==> flow/design.v <==
module uart_rx #(
    parameter BIT_RATE =        115200,          
    parameter CLK_FREQ =        10_000_000,      
    parameter PAYLOAD_BITS =    8                
) ( 
    input                           clk,
    input                           reset_n,
    input                           i_serial_data,
    output  reg                     o_rx_done,
    output  reg [PAYLOAD_BITS-1:0]  o_data
);
    localparam CLKS_PER_BIT =   CLK_FREQ / BIT_RATE;           
    localparam CLK_CNTER_BW =   $clog2(CLKS_PER_BIT) + 1;      
    localparam BIT_CNTER_BW =   $clog2(PAYLOAD_BITS) + 1;      
    localparam IDLE =       2'b00;
    localparam START_BIT =  2'b01;
    localparam DATA_BITS =  2'b11;
    localparam STOP_BIT =   2'b10;
    reg     [CLK_CNTER_BW-1:0]  r_clk_cnter;   
    reg     [BIT_CNTER_BW-1:0]  r_bit_cnter;   
    reg r_serial_data_0;
    reg r_serial_data;
    reg [1:0]  r_state;
    reg [1:0]  r_next_state;
    reg start_bit_mid;   
    reg data_bit_mid;    
    reg stop_bit_mid;    
    always @ (*) begin
        r_next_state = IDLE;
        case (r_state)
            IDLE: if (r_serial_data == 1'b0) begin 
                r_next_state = START_BIT;    
            end else begin
                r_next_state = IDLE;
            end
            START_BIT: if (start_bit_mid == 1'b1) begin
                if (r_serial_data == 1'b0) begin
                    r_next_state = DATA_BITS;
                end else begin
                    r_next_state = IDLE;
                end
            end else begin
                r_next_state = START_BIT;
            end
            DATA_BITS: if (r_bit_cnter == PAYLOAD_BITS) begin
                r_next_state = STOP_BIT;     
            end else begin
                r_next_state = DATA_BITS;
            end
            STOP_BIT: begin
                if (stop_bit_mid == 1'b1) begin
                    r_next_state = IDLE;     
                end else begin
                    r_next_state = STOP_BIT;
                end
            end 
        endcase
    end
    always @ (*) begin
        start_bit_mid = 1'b0;
        data_bit_mid =  1'b0;
        stop_bit_mid =  1'b0;
        case (r_state)
            START_BIT: begin
                start_bit_mid = r_clk_cnter == CLKS_PER_BIT / 2;
            end
            DATA_BITS: begin
                data_bit_mid =  r_clk_cnter == CLKS_PER_BIT;
            end
            STOP_BIT: begin
                stop_bit_mid =  r_clk_cnter == CLKS_PER_BIT;
            end
        endcase
    end
    always @ (posedge clk or negedge reset_n) begin
        if (~reset_n) begin
            r_state <= IDLE;
        end else begin
            r_state <= r_next_state;
        end
    end
    always @ (posedge clk or negedge reset_n) begin
        if (~reset_n) begin
            r_serial_data_0 <= 1'b0;
            r_serial_data <= 1'b0;
        end else begin
            r_serial_data_0 <= i_serial_data;
            r_serial_data <= r_serial_data_0;
        end
    end
    always @ (posedge clk or negedge reset_n) begin
        if (~reset_n) begin
            o_data <= {PAYLOAD_BITS{1'b0}};
        end else if (data_bit_mid == 1'b1) begin
            o_data[r_bit_cnter] <= r_serial_data;
        end
    end
    always @ (posedge clk or negedge reset_n) begin
        if (~reset_n) begin
            r_clk_cnter <= {CLK_CNTER_BW{1'b0}};
            r_bit_cnter <= {BIT_CNTER_BW{1'b0}};
        end else begin
            case (r_state)
                IDLE: begin
                    r_clk_cnter <= {CLK_CNTER_BW{1'b0}};
                    r_bit_cnter <= {BIT_CNTER_BW{1'b0}};
                end
                START_BIT: if (r_clk_cnter < CLKS_PER_BIT / 2) begin
                    r_clk_cnter <= r_clk_cnter + 1'b1;
                end else begin
                    r_clk_cnter <= {CLK_CNTER_BW{1'b0}};
                end
                DATA_BITS: begin
                    if (r_clk_cnter < CLKS_PER_BIT) begin
                        r_clk_cnter <= r_clk_cnter + 1'b1;
                    end else begin
                        r_clk_cnter <= {CLK_CNTER_BW{1'b0}};
                    end
                    if (data_bit_mid == 1'b1) begin
                        if (r_bit_cnter < PAYLOAD_BITS) begin
                            r_bit_cnter <= r_bit_cnter + 1'b1;
                        end else begin
                            r_bit_cnter <= {BIT_CNTER_BW{1'b0}};
                        end
                    end
                end
                STOP_BIT: if (r_clk_cnter < CLKS_PER_BIT) begin
                    r_clk_cnter <= r_clk_cnter + 1'b1;
                end else begin
                    r_clk_cnter <= {CLK_CNTER_BW{1'b0}};
                end
            endcase
        end
    end
    always @ (posedge clk or negedge reset_n) begin
        if (~reset_n) begin
            o_rx_done <= 1'b0;
        end else begin
            o_rx_done <= stop_bit_mid;
        end
    end
endmodule
# --- Step by step through the tools: uart_rx ---
# What the tools print for uart_rx, step after step.
# Line numbers count from 1 in the design file above.
# Library cell names are shortened.
design:
  top_module: "uart_rx"
  clk_port: "clk"
  lib: "sky130hd"
  lib_corner: "tt_025C_1v80"

# --- After elaboration ---
# Counts by Yosys on the flattened word-level netlist (proc, flatten, opt, wreduce; memories kept). Register bits leave out memories and registers merged into their read ports (data or address). Print and check cells are left out. Cells with the same type and inputs are merged into one.
bits:
  reg_bits: 25
  output_inout_bits: 9
classes:
  add_sub_neg: 3
  cmp: 3
  eq_ne: 7
  shift: 2
  mux: 15
  logic: 3
  reduce_and_logical: 4
ops:
  columns: ["operator", "count"]
  rows:
  - ["case mux 8 bit (select 3 bit)", 1]
  - ["two-way mux 8 bit", 2]
  - ["variable shift 1 x 5 -> 8 bit", 1]
  - ["variable shift 1 x 5 -> 8 bit with constant A", 1]
  - ["adder 8 x 1 -> 8 bit with constant B", 1]
  - ["less-than comparator 8 x 6 -> 1 bit with constant B", 1]
  - ["equality test 8 x 6 -> 1 bit with constant B", 1]
  - ["less-than comparator 8 x 7 -> 1 bit with constant B", 1]
  - ["equality test 8 x 7 -> 1 bit with constant B", 1]
  - ["bitwise AND 8 bit", 1]
  - ["bitwise OR 8 bit", 1]
  - ["inverter 8 bit", 1]
  - ["case mux 4 bit (select 2 bit)", 1]
  - ["case mux 2 bit (select 4 bit)", 1]
  - ["two-way mux 4 bit", 2]
  - ["two-way mux 2 bit", 3]
  - ["negator 4 -> 5 bit", 1]
  - ["two-way mux 1 bit", 5]
  - ["equality test 2 bit with constant B", 2]
  - ["adder 4 x 1 -> 4 bit with constant B", 1]
  - ["less-than comparator 4 bit with constant B", 1]
  - ["equality test 4 bit with constant B", 1]
  - ["equality test 2 x 1 -> 1 bit with constant B", 1]
  - ["inequality test 2 bit with constant B", 1]
  - ["zero test 2 bit", 1]
  - ["AND reduction 2 bit", 1]
  - ["nonzero test 2 bit", 1]
  - ["OR reduction 2 bit", 1]

# --- Longest topological paths ---
# Yosys ltp: most cells in a row. Word level: on the elaborated netlist, between registers, memories and ports. Mapped: between sequential cells and ports; inverters and the memories' decode and read muxes count.
depth:
  ltp_word: 5
  abc_area: 0
  ltp_mapped: 6
  mapped_depth_nobuf: 6

# --- Synthesis result ---
# The flow's flattened synthesis, as Yosys stat reports it; memories are mapped. The netlist is that of the ABC_AREA named above (0 if unset); the other value can give another one.
by_type:
  columns: ["cell", "count", "type_area_um2"]
  rows:
  - ["dfrtp_1", 26, 650.624]
  - ["ha_1", 7, 87.584]
  - ["o21ai_0", 12, 60.058]
  - ["nor2_1", 12, 45.043]
  - ["nand3_1", 8, 40.038]
  - ["or3_1", 5, 31.28]
  - ["nand2_1", 8, 30.029]
  - ["dfstp_2", 1, 26.275]
  - ["xnor2_1", 3, 26.275]
  - ["nand4b_4", 1, 23.773]
  - ["a21o_1", 3, 22.522]
  - ["nand3b_1", 3, 22.522]
  - ["a31oi_4", 1, 21.27]
  - ["o21ai_1", 4, 20.019]
  - ["a31oi_1", 3, 18.768]
  - ["xor2_1", 2, 17.517]
  - ["buf_2", 3, 15.014]
  - ["inv_1", 4, 15.014]
# Other cell types: 28; their cells: 31.
synth_totals:
  mapped_cells: 137
  area_mm2: 0.0014151
  ff_cells: 27
  n_buf: 5

# --- Worst setup path after synthesis ---
# OpenSTA on the mapped netlist: ideal clock, no wires. The path of least setup slack (recovery checks aside). Input and output delay are each 20% of the period. Register names are those of the netlist, which keeps one name where synthesis merged equal registers.
synth_timing:
  path_type: "register to register"
  startpoint: "reg r_bit_cnter[0]"
  endpoint: "reg o_data[0]"
  period_ns: 1.86
  launch_ns: 0.000
  arrival_time_ns: 1.725
  setup_slack_ns: 0.011
  path_delay_ns: 1.850
  path_stages: 6
  period_less_setup_slack_ns: 1.849
# "path_delay_ns" = arrival - input delay + setup time.
# "path_stages": output pins that drive a net of the path, with the launching flip-flop's if there is one; two outputs of one cell count as two.
# "period_less_setup_slack_ns" is the clock period less the worst setup slack; recovery checks do not enter. This is arithmetic on one report: input and output delays are still those of the set period (20% each).
# The rows between start and end are the longest chain of elaborated cells between them; the timing report does not say that the signal goes this way. Where chains are equally long, one stands for them.
# Each line given opens the expression or statement behind the cell; cells for indexed reads and writes are added by Yosys, which also makes memories of some case tables.
# At most two assigning lines are given for a register; there are more.
synth_via:
  cell_sequence: "dfrtp_1 -> inv_1 -> ha_1 -> or3b_1 -> nor4_1 -> mux2_2"
  elab_chain_len: 5
  cells_between: 6
synth_lines:
  columns: ["element", "line_no", "text"]
  rows:
  - ["start: declaration", 20, "reg     [BIT_CNTER_BW-1:0]  r_bit_cnter;"]
  - ["start: assignment", 101, "r_bit_cnter <= {BIT_CNTER_BW{1'b0}};"]
  - ["start: assignment", 121, "r_bit_cnter <= r_bit_cnter + 1'b1;"]
  - ["negator 4 -> 5 bit", 95, "o_data[r_bit_cnter] <= r_serial_data;"]
  - ["variable shift 1 x 5 -> 8 bit", 95, null]
  - ["inverter 8 bit", 95, null]
  - ["bitwise AND 8 bit", 95, null]
  - ["bitwise OR 8 bit", 95, null]
  - ["end: assignment", 93, "o_data <= {PAYLOAD_BITS{1'b0}};"]
  - ["end: assignment", 95, null]
  - ["end: declaration", 10, "output  reg [PAYLOAD_BITS-1:0]  o_data"]

# --- Timing after layout ---
# Path of least setup slack in the final report of flow run A (OpenROAD, finished layout, wires in). Where an end is a register, its clock arrival counts in the times.
layout_timing:
  path_type: "register to register"
  startpoint: "reg r_bit_cnter[1]"
  endpoint: "reg o_data[0]"
  period_ns: 2.01
  launch_ns: 0.33
  arrival_time_ns: 2.17
  setup_slack_ns: 0.06
  path_stages: 6
# The rows between start and end are the longest chain of elaborated cells between them; the timing report does not say that the signal goes this way. Where chains are equally long, one stands for them.
# At most two assigning lines are given for a register; there are more.
layout_via:
  cell_sequence: "dfrtp_1 -> inv_1 -> ha_1 -> or3b_1 -> nor4_1 -> mux2_2"
  elab_chain_len: 5
  cells_between: 6
layout_lines:
  columns: ["element", "line_no", "text"]
  rows:
  - ["start: declaration", 20, "reg     [BIT_CNTER_BW-1:0]  r_bit_cnter;"]
  - ["start: assignment", 101, "r_bit_cnter <= {BIT_CNTER_BW{1'b0}};"]
  - ["start: assignment", 121, "r_bit_cnter <= r_bit_cnter + 1'b1;"]
  - ["negator 4 -> 5 bit", 95, "o_data[r_bit_cnter] <= r_serial_data;"]
  - ["variable shift 1 x 5 -> 8 bit", 95, null]
  - ["inverter 8 bit", 95, null]
  - ["bitwise AND 8 bit", 95, null]
  - ["bitwise OR 8 bit", 95, null]
  - ["end: assignment", 93, "o_data <= {PAYLOAD_BITS{1'b0}};"]
  - ["end: assignment", 95, null]
  - ["end: declaration", 10, "output  reg [PAYLOAD_BITS-1:0]  o_data"]

Design uart_rx on sky130hd. What follows are 2 stored runs of the flow, each under its own settings; their order means nothing. The constraints put input and output delay at 20% of the set period each and load the outputs with 0.01 pF.
"achieved_clock_period_ns" is the run's clock period less its worst setup slack. It is reckoned from that one timing run; input and output delays stay at 20% of the period that was set.
"critical_path_time_ns" = time allowed to the worst setup path (clock period - input delay - output delay, where it has them) - its slack; a late launch clock adds to it, a late capture clock takes from it.
"fin_power_uw": no workload was simulated; the value follows from the tool's default switching activity.

--- flow run A ---
==> flow/run.sh <==
#!/bin/bash
# the make line also repeats the synthesis and layout settings of config.mk as NAME=value (left out here)
make -C /OpenROAD-flow-scripts/flow DESIGN_CONFIG=/design/flow/config.mk WORK_HOME=/design/flow/orfs CLKGATE_MAP_FILE= finish
==> flow/config.mk <==
export PLATFORM = sky130hd
export DESIGN_NAME = uart_rx
export DESIGN_NICKNAME = uart_rx
export VERILOG_FILES = /design/flow/design.v
export SDC_FILE = /design/flow/constraint.sdc
export NUM_CORES = 4
export LEC_CHECK = 0
export CAP_MARGIN = 20
export CORE_MARGIN = 2
export CORE_UTILIZATION = 70
export SLEW_MARGIN = 20
==> flow/constraint.sdc <==
create_clock -name core_clock -period 2.01 [get_ports {clk}]
set_input_delay 0.4020 -clock core_clock [delete_from_list [all_inputs] [get_ports {clk}]]
set_output_delay 0.4020 -clock core_clock [all_outputs]
set_load 0.01 [all_outputs]

==> results, as YAML <==
results:
  achieved_clock_period_ns: 1.947
  die_area_mm2: 0.0023971
  synth_area_mm2: 0.0014151
  utilization_pct: 82.2
  hold_worst_slack_ns: 0.370
  fin_power_uw: 799.4
  critical_path_time_ns: 1.95
  path_kind: "register to register"
  final_setup_ws_ns: 0.063
  post_route_stdcell_area_mm2: 0.0015953
  setup_tns_ns: 0.000

--- flow run B ---
==> flow/run.sh <==
#!/bin/bash
# the make line also repeats the synthesis and layout settings of config.mk as NAME=value (left out here)
make -C /OpenROAD-flow-scripts/flow DESIGN_CONFIG=/design/flow/config.mk WORK_HOME=/design/flow/orfs CLKGATE_MAP_FILE= finish
==> flow/config.mk <==
export PLATFORM = sky130hd
export DESIGN_NAME = uart_rx
export DESIGN_NICKNAME = uart_rx
export VERILOG_FILES = /design/flow/design.v
export SDC_FILE = /design/flow/constraint.sdc
export NUM_CORES = 4
export LEC_CHECK = 0
export ABC_AREA = 0
export CAP_MARGIN = 25
export CELL_PAD_IN_SITES_DETAIL_PLACEMENT = 1
export CELL_PAD_IN_SITES_GLOBAL_PLACEMENT = 0
export CORE_MARGIN = 2
export CORE_UTILIZATION = 24
export CTS_CLUSTER_SIZE = 89
export GPL_ROUTABILITY_DRIVEN = 1
export MIN_ROUTING_LAYER = met1
export PLACE_DENSITY_LB_ADDON = 0.12
export SLEW_MARGIN = 30
export TNS_END_PERCENT = 40
==> flow/constraint.sdc <==
create_clock -name core_clock -period 3.22 [get_ports {clk}]
set_input_delay 0.6440 -clock core_clock [delete_from_list [all_inputs] [get_ports {clk}]]
set_output_delay 0.6440 -clock core_clock [all_outputs]
set_load 0.01 [all_outputs]

==> results, as YAML <==
results:
  achieved_clock_period_ns: 2.037
  die_area_mm2: 0.0065262
  synth_area_mm2: 0.0014151
  utilization_pct: 29.3
  hold_worst_slack_ns: 0.381
  fin_power_uw: 565.2
  critical_path_time_ns: 2.04
  path_kind: "register to register"
  final_setup_ws_ns: 1.183
  post_route_stdcell_area_mm2: 0.0016428
  setup_tns_ns: 0.000
