==> flow/design.v <==
module UART_rx(
  input        clock,
  input        reset,
  input        io_i_serial_data,
  output       io_o_rx_done,
  output [7:0] io_o_data
);
  reg [8:0] clkCnterReg;  
  reg [3:0] bitCnterReg;  
  reg  outDataReg_0;  
  reg  outDataReg_1;  
  reg  outDataReg_2;  
  reg  outDataReg_3;  
  reg  outDataReg_4;  
  reg  outDataReg_5;  
  reg  outDataReg_6;  
  reg  outDataReg_7;  
  reg  outRxDoneReg;  
  reg [1:0] stateReg;  
  reg  serialDataReg_REG;  
  reg  serialDataReg;  
  wire [3:0] io_o_data_lo = {outDataReg_3,outDataReg_2,outDataReg_1,outDataReg_0};  
  wire [3:0] io_o_data_hi = {outDataReg_7,outDataReg_6,outDataReg_5,outDataReg_4};  
  wire  _T = 2'h0 == stateReg;  
  wire  _T_1 = ~serialDataReg;  
  wire  _T_2 = 2'h1 == stateReg;  
  wire [8:0] _clkCnterReg_T_1 = clkCnterReg + 9'h1;  
  wire [1:0] _GEN_1 = _T_1 ? 2'h2 : 2'h0;  
  wire  _T_5 = 2'h2 == stateReg;  
  wire  _T_6 = clkCnterReg < 9'h8a;  
  wire  _GEN_4 = 3'h0 == bitCnterReg[2:0] ? serialDataReg : outDataReg_0;  
  wire  _GEN_5 = 3'h1 == bitCnterReg[2:0] ? serialDataReg : outDataReg_1;  
  wire  _GEN_6 = 3'h2 == bitCnterReg[2:0] ? serialDataReg : outDataReg_2;  
  wire  _GEN_7 = 3'h3 == bitCnterReg[2:0] ? serialDataReg : outDataReg_3;  
  wire  _GEN_8 = 3'h4 == bitCnterReg[2:0] ? serialDataReg : outDataReg_4;  
  wire  _GEN_9 = 3'h5 == bitCnterReg[2:0] ? serialDataReg : outDataReg_5;  
  wire  _GEN_10 = 3'h6 == bitCnterReg[2:0] ? serialDataReg : outDataReg_6;  
  wire  _GEN_11 = 3'h7 == bitCnterReg[2:0] ? serialDataReg : outDataReg_7;  
  wire [3:0] _bitCnterReg_T_1 = bitCnterReg + 4'h1;  
  wire [3:0] _GEN_12 = bitCnterReg < 4'h8 ? _bitCnterReg_T_1 : 4'h0;  
  wire [8:0] _GEN_13 = clkCnterReg < 9'h8a ? _clkCnterReg_T_1 : 9'h0;  
  wire  _GEN_14 = clkCnterReg < 9'h8a ? outDataReg_0 : _GEN_4;  
  wire  _GEN_15 = clkCnterReg < 9'h8a ? outDataReg_1 : _GEN_5;  
  wire  _GEN_16 = clkCnterReg < 9'h8a ? outDataReg_2 : _GEN_6;  
  wire  _GEN_17 = clkCnterReg < 9'h8a ? outDataReg_3 : _GEN_7;  
  wire  _GEN_18 = clkCnterReg < 9'h8a ? outDataReg_4 : _GEN_8;  
  wire  _GEN_19 = clkCnterReg < 9'h8a ? outDataReg_5 : _GEN_9;  
  wire  _GEN_20 = clkCnterReg < 9'h8a ? outDataReg_6 : _GEN_10;  
  wire  _GEN_21 = clkCnterReg < 9'h8a ? outDataReg_7 : _GEN_11;  
  wire [3:0] _GEN_22 = clkCnterReg < 9'h8a ? bitCnterReg : _GEN_12;  
  wire [1:0] _GEN_23 = bitCnterReg == 4'h8 ? 2'h3 : 2'h2;  
  wire  _T_10 = 2'h3 == stateReg;  
  wire [1:0] _GEN_25 = _T_6 ? 2'h3 : 2'h0;  
  wire  _GEN_26 = _T_6 ? outRxDoneReg : 1'h1;  
  wire [8:0] _GEN_27 = _T_10 ? _GEN_13 : clkCnterReg;  
  wire [1:0] _GEN_28 = _T_10 ? _GEN_25 : stateReg;  
  wire  _GEN_29 = _T_10 ? _GEN_26 : outRxDoneReg;  
  assign io_o_rx_done = outRxDoneReg;  
  assign io_o_data = {io_o_data_hi,io_o_data_lo};  
  always @(posedge clock) begin
    if (reset) begin  
      clkCnterReg <= 9'h0;  
    end else if (_T) begin  
      clkCnterReg <= 9'h0;  
    end else if (_T_2) begin  
      if (clkCnterReg < 9'h45) begin  
        clkCnterReg <= _clkCnterReg_T_1;  
      end else begin
        clkCnterReg <= 9'h0;  
      end
    end else if (_T_5) begin  
      clkCnterReg <= _GEN_13;
    end else begin
      clkCnterReg <= _GEN_27;
    end
    if (reset) begin  
      bitCnterReg <= 4'h0;  
    end else if (_T) begin  
      bitCnterReg <= 4'h0;  
    end else if (!(_T_2)) begin  
      if (_T_5) begin  
        bitCnterReg <= _GEN_22;
      end
    end
    if (reset) begin  
      outDataReg_0 <= 1'h0;  
    end else if (!(_T)) begin  
      if (!(_T_2)) begin  
        if (_T_5) begin  
          outDataReg_0 <= _GEN_14;
        end
      end
    end
    if (reset) begin  
      outDataReg_1 <= 1'h0;  
    end else if (!(_T)) begin  
      if (!(_T_2)) begin  
        if (_T_5) begin  
          outDataReg_1 <= _GEN_15;
        end
      end
    end
    if (reset) begin  
      outDataReg_2 <= 1'h0;  
    end else if (!(_T)) begin  
      if (!(_T_2)) begin  
        if (_T_5) begin  
          outDataReg_2 <= _GEN_16;
        end
      end
    end
    if (reset) begin  
      outDataReg_3 <= 1'h0;  
    end else if (!(_T)) begin  
      if (!(_T_2)) begin  
        if (_T_5) begin  
          outDataReg_3 <= _GEN_17;
        end
      end
    end
    if (reset) begin  
      outDataReg_4 <= 1'h0;  
    end else if (!(_T)) begin  
      if (!(_T_2)) begin  
        if (_T_5) begin  
          outDataReg_4 <= _GEN_18;
        end
      end
    end
    if (reset) begin  
      outDataReg_5 <= 1'h0;  
    end else if (!(_T)) begin  
      if (!(_T_2)) begin  
        if (_T_5) begin  
          outDataReg_5 <= _GEN_19;
        end
      end
    end
    if (reset) begin  
      outDataReg_6 <= 1'h0;  
    end else if (!(_T)) begin  
      if (!(_T_2)) begin  
        if (_T_5) begin  
          outDataReg_6 <= _GEN_20;
        end
      end
    end
    if (reset) begin  
      outDataReg_7 <= 1'h0;  
    end else if (!(_T)) begin  
      if (!(_T_2)) begin  
        if (_T_5) begin  
          outDataReg_7 <= _GEN_21;
        end
      end
    end
    if (reset) begin  
      outRxDoneReg <= 1'h0;  
    end else if (_T) begin  
      outRxDoneReg <= 1'h0;  
    end else if (!(_T_2)) begin  
      if (!(_T_5)) begin  
        outRxDoneReg <= _GEN_29;
      end
    end
    if (reset) begin  
      stateReg <= 2'h0;  
    end else if (_T) begin  
      if (~serialDataReg) begin  
        stateReg <= 2'h1;  
      end else begin
        stateReg <= 2'h0;  
      end
    end else if (_T_2) begin  
      if (clkCnterReg < 9'h45) begin  
        stateReg <= 2'h1;  
      end else begin
        stateReg <= _GEN_1;
      end
    end else if (_T_5) begin  
      stateReg <= _GEN_23;
    end else begin
      stateReg <= _GEN_28;
    end
    serialDataReg_REG <= io_i_serial_data;  
    serialDataReg <= serialDataReg_REG;  
  end
endmodule
* Tool chain data of UART_rx
The steps from the RTL of UART_rx to its reports follow in flow order.
Line numbers count from 1 in the design file above.
A cell with -- has no value.
- Design top :: UART_rx
- Clock port :: clock
- Standard-cell library :: sky130hd
- Timing corner :: tt_025C_1v80

* Word-level counts
Counts by Yosys on the flattened word-level netlist (proc, flatten, opt, wreduce; memories kept). Register bits leave out memories and registers merged into their read ports (data or address). Print and check cells are left out. Cells with the same type and inputs are merged into one.
- Bits in registers :: 26
- Input bits :: 3
- Output and inout port bits :: 9
- Elaborated cells :: 64
- Add/subtract/negate cells :: 2
- Order comparisons :: 3
- Equality and inequality tests :: 11
- Multiplexer cells :: 15
- Bitwise gates (word level) :: 4
- Reduce/logical cells :: 15
** Operator list (number)
- 9-bit 2-to-1 mux :: 5
- 5-bit AND reduction :: 8
- 2-bit 2-to-1 mux :: 7
- 3-bit == test (first input constant) :: 4
- 9-bit by 1-bit adder with 9-bit output (second input constant) :: 1
- 9-bit by 7-bit less-than comparator with 1-bit output (second input constant) :: 1
- 9-bit by 8-bit less-than comparator with 1-bit output (second input constant) :: 1
- 2-bit by 3-bit == test with 1-bit output (first input constant) :: 2
- 1-bit inverter :: 4
- 2-bit == test (first input constant) :: 2
- 4-bit by 1-bit adder with 4-bit output (second input constant) :: 1
- 4-bit less-than comparator (second input constant) :: 1
- 4-bit == test (second input constant) :: 1
- 4-bit AND reduction :: 1
- 4-bit nonzero test :: 1
- 4-bit 2-to-1 mux :: 1
- 1-bit by 3-bit == test with 1-bit output (first input constant) :: 1
- 3-bit zero test :: 1
- 3-bit AND reduction :: 1
- 3-bit nonzero test :: 1
- 1-bit by 2-bit == test with 1-bit output (first input constant) :: 1
- 2-bit zero test :: 1
- 2-bit OR reduction :: 1
- 1-bit 2-to-1 mux :: 2

* Logic depth
Yosys ltp: most cells in a row. Word level: on the elaborated netlist, between registers, memories and ports. Mapped: between sequential cells and ports; inverters and the memories' decode and read muxes count.
- Word-level depth :: 6
- ABC_AREA :: 0
- Depth in mapped cells :: 6
- Gate-level depth less buffers :: 6

* After synthesis
Source: synth_stat.txt of the flow (Yosys; design flattened, memories mapped). It holds for the ABC_AREA given above (unset counts as 0); a run with the other value may have another netlist.
- Cells in the netlist :: 152
- Mapped area :: 1460.2 µm²
- Area of sequential cells :: 560.5 µm²
- Mapped flip-flops :: 28
- Buffers :: 13
** Cell types
- sky130_fd_sc_hd__dfxtp_1 :: number 28, area in all 560.538 µm²
- sky130_fd_sc_hd__ha_1 :: number 7, area in all 87.584 µm²
- sky130_fd_sc_hd__mux2i_1 :: number 8, area in all 80.077 µm²
- sky130_fd_sc_hd__buf_4 :: number 9, area in all 67.565 µm²
- sky130_fd_sc_hd__nor2_1 :: number 17, area in all 63.811 µm²
- sky130_fd_sc_hd__xnor2_1 :: number 6, area in all 52.55 µm²
- sky130_fd_sc_hd__o31ai_1 :: number 6, area in all 45.043 µm²
- sky130_fd_sc_hd__nand2b_1 :: number 7, area in all 43.792 µm²
- sky130_fd_sc_hd__nor3_1 :: number 8, area in all 40.038 µm²
- sky130_fd_sc_hd__nand4_1 :: number 6, area in all 37.536 µm²
- sky130_fd_sc_hd__nand2_1 :: number 9, area in all 33.782 µm²
- sky130_fd_sc_hd__a2111oi_4 :: number 1, area in all 27.526 µm²
- sky130_fd_sc_hd__o311ai_4 :: number 1, area in all 26.275 µm²
- sky130_fd_sc_hd__a21oi_1 :: number 5, area in all 25.024 µm²
- sky130_fd_sc_hd__inv_1 :: number 6, area in all 22.522 µm²
- sky130_fd_sc_hd__nand4bb_1 :: number 2, area in all 22.522 µm²
- sky130_fd_sc_hd__nor4_4 :: number 1, area in all 21.27 µm²
- sky130_fd_sc_hd__a2111oi_1 :: number 2, area in all 20.019 µm²
Not listed: further types 20, cells in them 23.

* Path before layout
OpenSTA on the mapped netlist: ideal clock, no wires. The path of least setup slack (recovery checks aside). Input and output delay are each 20% of the period. Register names are those of the netlist, which keeps one name where synthesis merged equal registers.
- Path type :: register -> register
- Start point :: reg bitCnterReg[0]
- End point :: reg outDataReg_6
- Clock period :: 2.03 ns
- Setup time :: 0.126 ns
- Launch time at the first pin :: 0.000 ns
- Arrival time :: 1.360 ns
- Data required time :: 1.904 ns
- Setup slack :: 0.544 ns
- Delay of the path :: 1.486 ns
- Stages on the path :: 7
- Path buffers :: 0
- Synthesis period reached :: 1.486 ns
"delay of the path" = arrival - input delay + setup time.
"stages on the path" counts driving pins, that of a launching flip-flop among them; a cell with two outputs on the path counts twice.
"synthesis period reached" is the clock period less the worst setup slack; recovery checks do not enter. This is arithmetic on one report: input and output delays are still those of the set period (20% each).
Between the ends stands the longest chain of elaborated cells between them, by number of cells; it is not shown to be the way that was timed. Of several equally long chains one is given.
A line is the first line of the expression or statement that the cell stems from. Yosys adds cells for indexed reads and writes and turns some case tables into memories.
A register here has more assigning lines than the two given.
- Path through :: sky130_fd_sc_hd__dfxtp_1 sky130_fd_sc_hd__inv_1 sky130_fd_sc_hd__ha_1 sky130_fd_sc_hd__nand4bb_1 sky130_fd_sc_hd__a2111oi_1 sky130_fd_sc_hd__mux2i_1 sky130_fd_sc_hd__nor2_1
- Length of the longest elaborated chain :: 2
- Elaborated cells on any way between the ends :: 2
- RTL lines with such cells :: 1
- Classes of those cells :: 1 x eq/ne; 1 x reduce/logical
** RTL lines, path post-synthesis
- start, declared :: RTL line 9 : reg [3:0] bitCnterReg;
- start, assigned :: RTL line 77 : bitCnterReg <= 4'h0;
- start, assigned :: RTL line 82 : bitCnterReg <= _GEN_22;
- 3-bit == test :: RTL line 37 : wire  _GEN_10 = 3'h6 == bitCnterReg[2:0] ? serialDataReg : outDataReg_6;
- 5-bit AND reduction
- end, assigned :: RTL line 140 : outDataReg_6 <= 1'h0;
- end, assigned :: RTL line 144 : outDataReg_6 <= _GEN_20;
- end, declared :: RTL line 16 : reg  outDataReg_6;

* Path in the finished layout
Path of least setup slack in the final report of record 1 (OpenROAD, finished layout, wires in). Where an end is a register, its clock arrival counts in the times.
- Path type :: register -> register
- Start point :: reg bitCnterReg[1]
- End point :: reg outDataReg_5
- Clock period :: 2.33 ns
- Setup time :: 0.09 ns
- Launch time at the first pin :: 0.32 ns
- Arrival time :: 1.96 ns
- Data required time :: 2.56 ns
- Setup slack :: 0.60 ns
- Stages on the path :: 7
- Path buffers :: 0
Between the ends stands the longest chain of elaborated cells between them, by number of cells; it is not shown to be the way that was timed. Of several equally long chains one is given.
A register here has more assigning lines than the two given.
- Path through :: sky130_fd_sc_hd__dfxtp_1 sky130_fd_sc_hd__inv_1 sky130_fd_sc_hd__ha_1 sky130_fd_sc_hd__nand4bb_1 sky130_fd_sc_hd__a2111oi_1 sky130_fd_sc_hd__mux2i_1 sky130_fd_sc_hd__nor2_1
- Length of the longest elaborated chain :: 2
- Elaborated cells on any way between the ends :: 2
- RTL lines with such cells :: 1
- Classes of those cells :: 1 x eq/ne; 1 x reduce/logical
** RTL lines, path post-layout
- start, declared :: RTL line 9 : reg [3:0] bitCnterReg;
- start, assigned :: RTL line 77 : bitCnterReg <= 4'h0;
- start, assigned :: RTL line 82 : bitCnterReg <= _GEN_22;
- 3-bit == test :: RTL line 36 : wire  _GEN_9 = 3'h5 == bitCnterReg[2:0] ? serialDataReg : outDataReg_5;
- 5-bit AND reduction
- end, assigned :: RTL line 131 : outDataReg_5 <= 1'h0;
- end, assigned :: RTL line 135 : outDataReg_5 <= _GEN_19;
- end, declared :: RTL line 15 : reg  outDataReg_5;

Subject: flow runs of UART_rx

Hi,

Measured data: module UART_rx, platform sky130hd, 2 stored runs of the flow under differing settings, order arbitrary. Input and output delays are each 20% of the period that was set; the output load is 0.01 pF.
"clock period reached" means the clock period less the worst setup slack. The figure is calculated, with input and output delays left at 20% of the set period.
"time used up by the worst setup path" is the time allowed to the run's worst setup path (the clock period less input and output delay, where it has them) less its slack. Clock arrival times count: a late capture clock shortens it, a late launch clock lengthens it.

** Record 1
- Settings :: period_ns=2.33; CORE_UTILIZATION=72; SETUP_SLACK_MARGIN=0.19; PLACE_DENSITY=0.74; CTS_CLUSTER_DIAMETER=228; SLEW_MARGIN=35; CAP_MARGIN=20; CORE_MARGIN=2
- Time used up by the worst setup path :: 1.73 ns
- Type of the worst setup path :: register -> register
- Std-cell area (final layout) :: 1,556.5 µm²
- Worst setup slack after layout :: 0.604 ns
- Chip area in the Yosys report :: 1,460.2 µm²
- Clock period reached :: 1.726 ns
- Worst-case hold slack :: 0.343 ns
- Die area :: 2,404.4 µm²

** Record 2
- Settings :: period_ns=1.89; CORE_UTILIZATION=43; CAP_MARGIN=20; CORE_MARGIN=2; SLEW_MARGIN=20
- Time used up by the worst setup path :: 1.72 ns
- Type of the worst setup path :: register -> register
- Std-cell area (final layout) :: 1,566.5 µm²
- Worst setup slack after layout :: 0.169 ns
- Chip area in the Yosys report :: 1,460.2 µm²
- Clock period reached :: 1.721 ns
- Worst-case hold slack :: 0.344 ns
- Die area :: 3,877.6 µm²

Regards
