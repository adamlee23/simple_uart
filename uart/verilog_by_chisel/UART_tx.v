==> flow/design.v <==
module UART_tx(
  input        clock,
  input        reset,
  input        io_i_tx_trig,
  input  [7:0] io_i_data,
  output       io_o_tx_busy,
  output       io_o_tx_done,
  output       io_o_serial_data
);
  reg [7:0] clkCnterReg;  
  reg [3:0] bitCnterReg;  
  reg [7:0] inDataReg;  
  reg  outDataReg;  
  reg  outTxBusyReg;  
  reg  outTxDoneReg;  
  reg [1:0] stateReg;  
  wire  _T = 2'h0 == stateReg;  
  wire  _GEN_0 = io_i_tx_trig ? 1'h0 : outDataReg;  
  wire  _T_2 = 2'h1 == stateReg;  
  wire  _T_3 = clkCnterReg < 8'h56;  
  wire [7:0] _clkCnterReg_T_1 = clkCnterReg + 8'h1;  
  wire [3:0] _bitCnterReg_T_1 = bitCnterReg + 4'h1;  
  wire [7:0] _outDataReg_T = inDataReg >> bitCnterReg;  
  wire [7:0] _GEN_3 = clkCnterReg < 8'h56 ? _clkCnterReg_T_1 : 8'h0;  
  wire  _GEN_6 = clkCnterReg < 8'h56 ? outDataReg : _outDataReg_T[0];  
  wire  _T_4 = 2'h2 == stateReg;  
  wire  _GEN_7 = bitCnterReg < 4'h8 ? _outDataReg_T[0] : 1'h1;  
  wire [3:0] _GEN_8 = bitCnterReg < 4'h8 ? _bitCnterReg_T_1 : 4'h0;  
  wire [1:0] _GEN_9 = bitCnterReg < 4'h8 ? 2'h2 : 2'h3;  
  wire [1:0] _GEN_11 = _T_3 ? 2'h2 : _GEN_9;  
  wire  _GEN_12 = _T_3 ? outDataReg : _GEN_7;  
  wire [3:0] _GEN_13 = _T_3 ? bitCnterReg : _GEN_8;  
  wire  _T_7 = 2'h3 == stateReg;  
  wire [1:0] _GEN_15 = _T_3 ? 2'h3 : 2'h0;  
  wire  _GEN_16 = _T_3 ? outTxDoneReg : 1'h1;  
  wire [7:0] _GEN_17 = _T_7 ? _GEN_3 : clkCnterReg;  
  wire [1:0] _GEN_18 = _T_7 ? _GEN_15 : stateReg;  
  wire  _GEN_19 = _T_7 ? _GEN_16 : outTxDoneReg;  
  wire  _GEN_22 = _T_4 ? _GEN_12 : outDataReg;  
  wire  _GEN_28 = _T_2 ? _GEN_6 : _GEN_22;  
  wire  _GEN_33 = _T ? _GEN_0 : _GEN_28;  
  assign io_o_tx_busy = outTxBusyReg;  
  assign io_o_tx_done = outTxDoneReg;  
  assign io_o_serial_data = outDataReg;  
  always @(posedge clock) begin
    if (reset) begin  
      clkCnterReg <= 8'h0;  
    end else if (_T) begin  
      clkCnterReg <= 8'h0;  
    end else if (_T_2) begin  
      clkCnterReg <= _GEN_3;
    end else if (_T_4) begin  
      clkCnterReg <= _GEN_3;
    end else begin
      clkCnterReg <= _GEN_17;
    end
    if (reset) begin  
      bitCnterReg <= 4'h0;  
    end else if (_T) begin  
      bitCnterReg <= 4'h0;  
    end else if (_T_2) begin  
      if (!(clkCnterReg < 8'h56)) begin  
        bitCnterReg <= _bitCnterReg_T_1;  
      end
    end else if (_T_4) begin  
      bitCnterReg <= _GEN_13;
    end
    if (reset) begin  
      inDataReg <= 8'h0;  
    end else if (_T) begin  
      if (io_i_tx_trig) begin  
        inDataReg <= io_i_data;  
      end
    end
    outDataReg <= reset | _GEN_33;  
    if (reset) begin  
      outTxBusyReg <= 1'h0;  
    end else begin
      outTxBusyReg <= stateReg != 2'h0;  
    end
    if (reset) begin  
      outTxDoneReg <= 1'h0;  
    end else if (_T) begin  
      outTxDoneReg <= 1'h0;  
    end else if (!(_T_2)) begin  
      if (!(_T_4)) begin  
        outTxDoneReg <= _GEN_19;
      end
    end
    if (reset) begin  
      stateReg <= 2'h0;  
    end else if (_T) begin  
      if (io_i_tx_trig) begin  
        stateReg <= 2'h1;  
      end else begin
        stateReg <= 2'h0;  
      end
    end else if (_T_2) begin  
      if (clkCnterReg < 8'h56) begin  
        stateReg <= 2'h1;  
      end else begin
        stateReg <= 2'h2;  
      end
    end else if (_T_4) begin  
      stateReg <= _GEN_11;
    end else begin
      stateReg <= _GEN_18;
    end
  end
endmodule
Reports on UART_tx
What the tools print for UART_tx, step after step.
Line numbers count from 1 in the design file above.
Operators carry their Yosys type and port widths (W data, S select, Z words).
Library cell names are shortened.
{"block": "design", "design": "UART_tx", "clock_port": "clock", "lib": "sky130hd", "pvt_corner": "tt_025C_1v80"}

Word level
Yosys after proc, flatten, opt, wreduce and memory -nomap, before mapping. Memory bits, and registers merged into a memory's read port (data or address), are not among the register bits. Print and check cells are not counted. Equal cells are merged and count once.
{"block": "word_totals", "rom_bits": 0, "inputBits": 11, "reg_bits": 25, "n_memories": 0, "mem_bits_rw": 0, "latchBits": 0, "clocked_rd_ports_x_width": 0}
{"block": "classes", "add_sub_neg": 2, "logic": 4, "mul": 0, "compare": 2, "n_div": 0, "reduce_and_logical": 9, "n_eq": 3, "mux": 25, "n_shift": 1}
{"block": "op_table", "op": "$mux W8", "count": 4}
{"block": "op_table", "op": "$mux W4", "count": 5}
{"block": "op_table", "op": "$mux W2", "count": 6}
{"block": "op_table", "op": "$mux W1", "count": 10}
{"block": "op_table", "op": "$add A8 B1 Y8 const B", "count": 1}
{"block": "op_table", "op": "$shr A8 B4 Y1", "count": 1}
{"block": "op_table", "op": "$lt A8 B7 Y1 const B", "count": 1}
{"block": "op_table", "op": "$eq A2 B2 Y1 const A", "count": 2}
{"block": "op_table", "op": "$reduce_and A2 Y1", "count": 2}
{"block": "op_table", "op": "$reduce_bool A2 Y1", "count": 2}
{"block": "op_table", "op": "$add A4 B1 Y4 const B", "count": 1}
{"block": "op_table", "op": "$lt A4 B4 Y1 const B", "count": 1}
{"block": "op_table", "op": "$reduce_and A4 Y1", "count": 1}
{"block": "op_table", "op": "$reduce_bool A4 Y1", "count": 1}
{"block": "op_table", "op": "$not A1 Y1", "count": 3}
{"block": "op_table", "op": "$reduce_bool A3 Y1", "count": 1}
{"block": "op_table", "op": "$eq A1 B2 Y1 const A", "count": 1}
{"block": "op_table", "op": "$logic_not A2 Y1", "count": 1}
{"block": "op_table", "op": "$reduce_or A2 Y1", "count": 1}
{"block": "op_table", "op": "$or A1 B1 Y1", "count": 1}

Logic depth
Depth = most cells in a row (Yosys ltp): at word level without a register or memory, in the mapped netlist without a sequential cell, where the memories' decode and read muxes count.
{"block": "logic_depth", "ltp_word": 7, "ABC_AREA": 0, "mapped_depth": 7, "mapped_depth_nobuf": 6}

After synthesis
Yosys stat after the flow's synthesis: flattened, memories mapped to cells. It holds for the ABC_AREA given above (unset counts as 0); a run with the other value may have another netlist.
The area totals of this step are shown rounded.
{"block": "by_type", "cell": "dfxtp_1", "count": 25}
{"block": "by_type", "cell": "ha_1", "count": 9}
{"block": "by_type", "cell": "a21oi_1", "count": 16}
{"block": "by_type", "cell": "mux4_2", "count": 2}
{"block": "by_type", "cell": "nand2_1", "count": 12}
{"block": "by_type", "cell": "nand3_1", "count": 9}
{"block": "by_type", "cell": "nor2_1", "count": 10}
{"block": "by_type", "cell": "inv_1", "count": 9}
{"block": "by_type", "cell": "mux2i_1", "count": 3}
{"block": "by_type", "cell": "xnor2_1", "count": 3}
{"block": "by_type", "cell": "buf_6", "count": 2}
{"block": "by_type", "cell": "a31oi_1", "count": 3}
{"block": "by_type", "cell": "and3_1", "count": 3}
{"block": "by_type", "cell": "a311oi_1", "count": 2}
{"block": "by_type", "cell": "xor2_1", "count": 2}
{"block": "by_type", "cell": "nand3b_1", "count": 2}
{"block": "by_type", "cell": "nand4_1", "count": 2}
{"block": "by_type", "cell": "nor2b_1", "count": 2}
Not listed: further types 16, cells in them 21.
{"block": "synth_totals", "ffs": 25, "buf_cells": 5, "yosys_area_um2": 1230, "cell_count": 137}

Worst setup path after synthesis
Source: OpenSTA report_checks on the synthesized netlist (no wires, ideal clock, input and output delay 20% of the period each), path of least setup slack; recovery checks are left aside. Register names are those of the netlist, which keeps one name where synthesis merged equal registers.
{"block": "synth_path", "path_type": "register to register", "start": "reg stateReg[0]", "end": "reg bitCnterReg[0]", "setup_slack_ns": 0.504, "period_ns": 2.05, "setup_ns": 0.070, "t_arrival_ns": 1.476, "required_ns": 1.980, "delay_ns": 1.546, "stages": 6, "synth_period_reached_ns": 1.546}
"delay_ns" is the arrival time less input delay plus setup time.
"stages": output pins that drive a net of the path, with the launching flip-flop's if there is one; two outputs of one cell count as two.
"synth_period_reached_ns" is the clock period less the worst setup slack; recovery checks do not enter. This is arithmetic on one report: input and output delays are still those of the set period (20% each).
Between the ends stands the longest chain of elaborated cells between them, by number of cells; it is not shown to be the way that was timed. Of several equally long chains one is given.
Each line given opens the expression or statement behind the cell; cells for indexed reads and writes are added by Yosys, which also makes memories of some case tables.
A register here has more assigning lines than the two given.
{"block": "synth_between", "path_cell_list": "dfxtp_1 inv_1 ha_1 inv_1 or4_1 a21oi_1", "elab_chain_cells": 3}
{"block": "synth_lines", "element": "from (decl)", "line_no": 16, "source": "reg [1:0] stateReg;"}
{"block": "synth_lines", "element": "from (assign)", "line_no": 105, "source": "stateReg <= _GEN_11;"}
{"block": "synth_lines", "element": "from (assign)", "line_no": 107, "source": "stateReg <= _GEN_18;"}
{"block": "synth_lines", "element": "$eq A2 B2 Y1", "line_no": 26, "source": "wire  _T_4 = 2'h2 == stateReg;"}
{"block": "synth_lines", "element": "$mux W4", "line_no": 65, "source": "end else if (_T_4) begin"}
{"block": "synth_lines", "element": "$mux W4", "line_no": 61, "source": "end else if (_T_2) begin"}
{"block": "synth_lines", "element": "to (assign)", "line_no": 63, "source": "bitCnterReg <= _bitCnterReg_T_1;"}
{"block": "synth_lines", "element": "to (assign)", "line_no": 66, "source": "bitCnterReg <= _GEN_13;"}
{"block": "synth_lines", "element": "to (decl)", "line_no": 11, "source": "reg [3:0] bitCnterReg;"}

Timing after layout
Path of least setup slack in the final report of flow run A (OpenROAD, finished layout, wires in). Where an end is a register, its clock arrival counts in the times.
{"block": "layout_path", "path_type": "register to register", "start": "reg stateReg[0]", "end": "reg bitCnterReg[0]", "period_ns": 1.2, "setup_slack_ns": -0.28, "required_ns": 1.46, "setup_ns": 0.06, "stages": 6, "t_arrival_ns": 1.74}
Between the ends stands the longest chain of elaborated cells between them, by number of cells; it is not shown to be the way that was timed. Of several equally long chains one is given.
A register here has more assigning lines than the two given.
{"block": "layout_between", "path_cell_list": "dfxtp_4 inv_4 ha_4 inv_4 or4_4 a21oi_2", "elab_chain_cells": 3}
{"block": "layout_lines", "element": "from (decl)", "line_no": 16, "source": "reg [1:0] stateReg;"}
{"block": "layout_lines", "element": "from (assign)", "line_no": 105, "source": "stateReg <= _GEN_11;"}
{"block": "layout_lines", "element": "from (assign)", "line_no": 107, "source": "stateReg <= _GEN_18;"}
{"block": "layout_lines", "element": "$eq A2 B2 Y1", "line_no": 26, "source": "wire  _T_4 = 2'h2 == stateReg;"}
{"block": "layout_lines", "element": "$mux W4", "line_no": 65, "source": "end else if (_T_4) begin"}
{"block": "layout_lines", "element": "$mux W4", "line_no": 61, "source": "end else if (_T_2) begin"}
{"block": "layout_lines", "element": "to (assign)", "line_no": 63, "source": "bitCnterReg <= _bitCnterReg_T_1;"}
{"block": "layout_lines", "element": "to (assign)", "line_no": 66, "source": "bitCnterReg <= _GEN_13;"}
{"block": "layout_lines", "element": "to (decl)", "line_no": 11, "source": "reg [3:0] bitCnterReg;"}

Wiki page: UART_tx / flow data

UART_tx through Yosys and OpenROAD on sky130hd: 2 stored runs, unordered, with their settings and measured results. The constraints put input and output delay at 20% of the set period each and load the outputs with 0.01 pF.
"achieved_clock_period_ns" means the clock period less the worst setup slack. The figure is calculated, with input and output delays left at 20% of the set period.
"worstPathTime_ns": the worst setup path's part of the clock period (all of it between registers, 20% less for each end at a port) less its slack. A launch clock that arrives late makes it longer, a capture clock that arrives late makes it shorter.
Measured values are rounded.

{"run": "flow run A", "settings": { "period_ns": 1.2, "CAP_MARGIN": 20, "CORE_MARGIN": 2, "CORE_UTILIZATION": 40, "SLEW_MARGIN": 20 }, "results": { "synthesis_area_um2": 1230, "die_footprint_um2": 3534, "finalCellArea_um2": 1922, "worst_setup_slack_ns": -0.279, "total_negative_slack_ns": -3.421, "worst_hold_slack_ns": 0.463, "achieved_clock_period_ns": 1.479, "worstPathTime_ns": 1.48, "worst_setup_path_type": "register to register" }}
{"run": "flow run B", "settings": { "period_ns": 2.47, "CORE_UTILIZATION": 45, "PLACE_DENSITY_LB_ADDON": 0.03, "ABC_AREA": 1, "GPL_ROUTABILITY_DRIVEN": 1, "MIN_ROUTING_LAYER": "met2", "CAP_MARGIN": 20, "CORE_MARGIN": 2, "SLEW_MARGIN": 20 }, "results": { "synthesis_area_um2": 1259, "die_footprint_um2": 3236, "finalCellArea_um2": 1449, "worst_setup_slack_ns": 0.700, "total_negative_slack_ns": 0.000, "worst_hold_slack_ns": 0.460, "achieved_clock_period_ns": 1.770, "worstPathTime_ns": 1.28, "worst_setup_path_type": "register to output" }}
